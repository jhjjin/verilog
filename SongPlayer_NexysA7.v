==> flow/design.v <==
`timescale 1ns / 1ps
module SongPlayer( input clock, input reset, input playSound, output reg
audioOut, output wire aud_sd);
reg [19:0] counter;
reg [31:0] time1, noteTime;
reg [9:0] msec, number;  
    wire [4:0] note, duration;
    wire [19:0] notePeriod;
    parameter clockFrequency = 100_000_000;
    assign aud_sd = 1'b1;
    MusicSheet mysong(number, notePeriod, duration );
    always @ (posedge clock)
    begin
    if(reset | ~playSound)
    begin
    counter <=0;
    time1<=0;
    number <=0;
    audioOut <=1;
    end
    else
    begin
    counter <= counter + 1;
    time1<= time1+1;
    if( counter >= notePeriod)
    begin
    counter <=0;
    audioOut <= ~audioOut ;
    end  
    if( time1 >= noteTime)
    begin
    time1 <=0;
    number <= number + 1;
    end  
    if(number == 48) number <=0;  
        end
    end
always @(duration) noteTime = duration * (clockFrequency/8);
endmodule
module MusicSheet( input [9:0] number,
    output reg [19:0] note, 
    output reg [4:0] duration);
    parameter QUARTER = 5'b00010;
    parameter HALF = 5'b00100;
    parameter ONE = 2* HALF;
    parameter TWO = 2* ONE;
    parameter FOUR = 2* TWO;
    parameter C4=95556.62, D4=85131.02, E4 = 75843.76, F4=7159.775, G4 = 63776.32,C5 = 19113.2, SP = 1;
    always @ (number) begin
    case(number)  
    0: begin note = C4; duration = HALF; end  
    1: begin note = SP; duration = HALF; end  
    2: begin note = C4; duration = HALF; end  
    3: begin note = SP; duration = HALF; end  
    4: begin note = C4; duration = HALF; end  
    5: begin note = SP; duration = HALF; end  
    6: begin note = D4; duration = HALF; end  
    7: begin note = E4; duration = HALF; end  
    8: begin note = SP; duration = HALF; end  
    9: begin note = E4; duration = HALF; end  
    10: begin note = SP; duration = HALF; end  
    11: begin note = D4; duration = HALF; end  
    12: begin note = E4; duration = HALF; end  
    13: begin note = SP; duration = HALF; end  
    14: begin note = F4; duration = HALF; end  
    15: begin note = G4; duration = HALF; end  
    16: begin note = SP; duration = HALF; end  
    17: begin note = C5; duration = HALF; end  
    18: begin note = SP; duration = QUARTER; end  
    19: begin note = C5; duration = HALF; end  
    20: begin note = SP; duration = QUARTER; end  
    21: begin note = C5; duration = HALF; end  
    22: begin note = SP; duration = QUARTER; end  
    23: begin note = G4; duration = HALF; end  
    24: begin note = SP; duration = QUARTER; end  
    25: begin note = G4; duration = HALF; end  
    26: begin note = SP; duration = QUARTER; end  
    27: begin note = G4; duration = HALF; end  
    28: begin note = SP; duration = QUARTER; end  
    29: begin note = E4; duration = HALF; end  
    30: begin note = SP; duration = QUARTER; end  
    31: begin note = E4; duration = HALF; end  
    32: begin note = SP; duration = QUARTER; end  
    33: begin note = E4; duration = HALF; end  
    34: begin note = SP; duration = QUARTER; end  
    35: begin note = C4; duration = HALF; end  
    36: begin note = SP; duration = QUARTER; end  
    37: begin note = C4; duration = HALF; end  
    38: begin note = SP; duration = QUARTER; end  
    39: begin note = C4; duration = HALF; end  
    40: begin note = SP; duration = QUARTER; end  
    41: begin note = G4; duration = ONE; end  
    42: begin note = SP; duration = HALF; end  
    43: begin note = F4; duration = HALF; end  
    44: begin note = E4; duration = HALF; end  
    45: begin note = SP; duration = HALF; end  
    46: begin note = D4; duration = HALF; end  
    47: begin note = C4; duration = HALF; end  
    default: begin note = C4; duration = FOUR; end
    endcase
end
endmodule
Tool chain data of SongPlayer
Tool output for the design above, in the order of the flow.
Lines are those of the file above, counted from 1.
Operators: Yosys type, input widths -> output width; for muxes data width and select width s.
Cell names lack the library's common part.
A cell with -- has no value.
Set-up
  top: SongPlayer
  clock input: clock
  cell library: sky130hd
  library corner: tt_025C_1v80

Elaborated design
Source: Yosys, flattened and elaborated, memories not mapped. Widths are those after wreduce. Print and check cells do not count. Equal cells are merged and count once.
Yosys's memory passes give these memory sizes; they may raise the number of words (mostly to a power of two), join words into wider ones and drop unused or constant bits.
Operators by class
  reduce/logical cells: 4
  mux-type cells: 3
  $add $sub $neg: 3
  multipliers: 1
  divide/modulo/power cells: 0
  shifts and indexed selects: 0
  equal/unequal tests: 1
  bitwise operators: 3
  order comparisons: 2
Operator list (number)
  $mul 5x19->24 const B: 1
  $add 32x1->32 const B: 1
  $ge 32x32->1: 1
  $mux 25: 1
  $add 20x1->20 const B: 1
  $ge 20x20->1: 1
  $mux 6: 2
  $add 10x1->10 const B: 1
  $eq 10x6->1 const B: 1
  $reduce_or 2->1: 3
  $logic_not 4->1: 1
  $not 1->1: 2
  $or 1x1->1: 1
Bit counts
  memory bits (read-only): 1280
  bits in registers: 63
  clocked read ports x word width: 20
  output and inout bits: 2
  input port bits: 3
  bits in latches: 0
  memories kept: 1
  cells after elaboration: 22
  memory bits (writable): 0
Memory list
  (name not given): words 64, bits a word 20, read ports 1, wr ports 0, line 50  | case(number)

Depth
Longest topological path by Yosys (ltp), each cell counted once; first at word level (registers and memories cut), then after technology mapping (sequential cells cut; the memories' decode and read muxes count).
Logic depth
  depth after elaboration: 6
  ABC_AREA: 0
  depth in mapped cells: 34
  gate-level depth less buffers: 33

After synthesis
Yosys stat after the flow's synthesis: flattened, memories mapped to cells. It holds for the ABC_AREA given above (unset counts as 0); a run with the other value may have another netlist.
Cell types
  dfxtp_1: number 81, total area 1.62E+03 um2
  ha_1: number 65, total area 813.28 um2
  nor2_1: number 93, total area 349.085 um2
  xor2_1: number 34, total area 297.786 um2
  xnor2_1: number 24, total area 210.202 um2
  nand2_1: number 54, total area 202.694 um2
  nand3_1: number 29, total area 145.139 um2
  a21oi_1: number 26, total area 130.125 um2
  inv_1: number 32, total area 120.115 um2
  and3_1: number 15, total area 93.84 um2
  nand4_1: number 15, total area 93.84 um2
  a21o_1: number 11, total area 82.579 um2
  o21ai_0: number 15, total area 75.072 um2
  nor3_1: number 12, total area 60.058 um2
  a31oi_1: number 9, total area 56.304 um2
  nor2b_1: number 9, total area 56.304 um2
  mux2i_1: number 5, total area 50.048 um2
  o22ai_1: number 8, total area 50.048 um2
Other cell types: 52; their cells: 109.
Synthesis totals
  flip-flop cells: 81
  synthesis area: 5362.6 um2
  buffers: 20
  cells in the netlist: 646
  area of sequential cells: 1621.6 um2
The figures by module come from a second, unflattened synthesis with its own total; it is not the netlist above.
Unflattened totals
  cells (unflattened synthesis): 742
  area total of the unflattened synthesis: 6190.9 um2
Each row is one instance without its submodules.
Modules
  SongPlayer: seq. area 1261.2 um2, instances 1, cells 584, area 5212.5 um2
  MusicSheet: seq. area 0.0 um2, instances 1, cells 158, area 978.4 um2

Worst setup path after synthesis
Path of least setup slack by OpenSTA after synthesis, without wires, with an ideal clock, recovery checks aside; 20% of the period is set as input and as output delay. Where synthesis merged equal registers, the netlist keeps one of their names.
Timing post-synthesis
  path kind: flip-flop to flip-flop
  start: register number[6]
  end: register (no name shown)
  data arrival time: 7.183 ns
  slack: 1.816 ns
  stages: 33
  period: 9.07 ns
  path buffers: 2
  path delay: 7.255 ns
  library setup time: 0.072 ns
  launch time at the first pin: 0.000 ns
  data required time: 8.998 ns
  synthesis period reached: 7.254 ns
"path delay" is the arrival time less input delay plus setup time.
"stages": output pins that drive a net of the path, with the launching flip-flop's if there is one; two outputs of one cell count as two.
"synthesis period reached" is the clock period less the worst setup slack; recovery checks do not enter. This is arithmetic on one report: input and output delays are still those of the set period (20% each).
A register here has more assigning lines than the two given.
Between the ends, post-synthesis
  cells stage by stage: dfxtp_1 -> nor4_1 -> clkbuf_1 -> nand2_1 -> inv_1 -> ha_1 -> nor2_1 -> nor2_1 -> inv_1 -> ha_1 -> ha_1 -> a21o_1 -> a21oi_1 -> o21bai_1 -> a21oi_1 -> o21bai_1 -> a31oi_1 -> o21ai_0 -> a21oi_1 -> xnor2_1 -> ha_1 -> a211oi_1 -> nor2_1 -> or4_4 -> nor3_4 -> mux2_2 -> inv_1 -> clkbuf_1 -> ha_1 -> or3b_1 -> mux2_2 -> o21ai_0 -> a2bb2oi_1
Ends and longest elaborated chain, post-synthesis
  start: declaration: line 6  | reg [9:0] msec, number;
  start: assignment: line 18  | number <=0;
  start: assignment: line 33  | number <= number + 1;
Chain of elaborated cells between the ends: none given.

Timing after layout
Path of least setup slack in the final report of entry A (OpenROAD, finished layout, wires in). Where an end is a register, its clock arrival counts in the times.
Timing post-layout
  path kind: flip-flop to flip-flop
  start: register number[9]
  end: register (no name shown)
  data required time: 9.14 ns
  data arrival time: 6.89 ns
  launch time at the first pin: 0.33 ns
  path buffers: 4
  library setup time: 0.14 ns
  stages: 33
  period: 8.95 ns
  slack: 2.25 ns
A register here has more assigning lines than the two given.
Between the ends, post-layout
  cells stage by stage: dfxtp_1 -> nor4_4 -> buf_4 -> buf_4 -> nand2_1 -> ha_1 -> inv_1 -> ha_1 -> ha_1 -> ha_2 -> inv_1 -> fa_1 -> nor2b_1 -> o21a_1 -> o21ai_1 -> a21oi_2 -> o21ai_2 -> a21oi_2 -> o21a_1 -> o221ai_1 -> xor2_1 -> ha_1 -> nand4_1 -> nand4bb_2 -> a31oi_4 -> nor3_4 -> buf_4 -> buf_4 -> o41ai_1 -> o211ai_1 -> nand3_1 -> a21boi_1 -> o22ai_1
Ends and longest elaborated chain, post-layout
  start: declaration: line 6  | reg [9:0] msec, number;
  start: assignment: line 18  | number <=0;
  start: assignment: line 33  | number <= number + 1;
Chain of elaborated cells between the ends: none given.

--- measured runs ---
Module SongPlayer, platform sky130hd: 2 stored runs of the flow (Yosys, OpenROAD) with differing settings, in no particular order. Input and output delays are each 20% of the period that was set; the output load is 0.01 pF.
"achieved clock period (ns)": clock period set for the run, less the worst setup slack. It is reckoned from that one timing run; input and output delays stay at 20% of the period that was set.
"worst setup path time (ns)" = time allowed to the worst setup path (clock period - input delay - output delay, where it has them) - its slack; a late launch clock adds to it, a late capture clock takes from it.
"finish__power__total" rests on the timing tool's default activity at the inputs, not on a simulated workload.

settings of entry A
{
  "period_ns": 8.95,
  "CORE_UTILIZATION": 41,
  "SETUP_SLACK_MARGIN": 1.86,
  "PLACE_DENSITY_LB_ADDON": 0.07,
  "CORE_ASPECT_RATIO": 1.7,
  "CELL_PAD_IN_SITES_GLOBAL_PLACEMENT": 0,
  "GPL_ROUTABILITY_DRIVEN": 0,
  "CTS_CLUSTER_DIAMETER": 337,
  "CAP_MARGIN": 20,
  "CORE_MARGIN": 2,
  "SLEW_MARGIN": 20
}
report of entry A
yosys chip area after synthesis (um^2): 5362.6
finish__design__die__area: 14042.9
finish__design__instance__area__stdcell: 6144.6
finish__design__instance__utilization: 0.4787
finish__timing__setup__ws: 2.252
finish__timing__hold__ws: 0.448
finish__power__total: 7.951e-04
achieved clock period (ns): 6.698
worst setup path time (ns): 6.70
worst setup path kind: flip-flop to flip-flop

settings of entry B
{
  "period_ns": 5.92,
  "CORE_UTILIZATION": 33,
  "PLACE_DENSITY": 0.7,
  "CORE_MARGIN": 6,
  "CELL_PAD_IN_SITES_DETAIL_PLACEMENT": 1,
  "GPL_ROUTABILITY_DRIVEN": 1,
  "CTS_CLUSTER_SIZE": 42,
  "CTS_CLUSTER_DIAMETER": 217,
  "SLEW_MARGIN": 0,
  "MIN_ROUTING_LAYER": "met1",
  "MAX_ROUTING_LAYER": "met4",
  "CAP_MARGIN": 20
}
report of entry B
yosys chip area after synthesis (um^2): 5362.6
finish__design__die__area: 19453.3
finish__design__instance__area__stdcell: 7900.1
finish__design__instance__utilization: 0.4973
finish__timing__setup__ws: -0.937
finish__timing__hold__ws: 0.475
finish__power__total: 1.312e-03
achieved clock period (ns): 6.857
worst setup path time (ns): 6.86
worst setup path kind: flip-flop to flip-flop
--- end ---
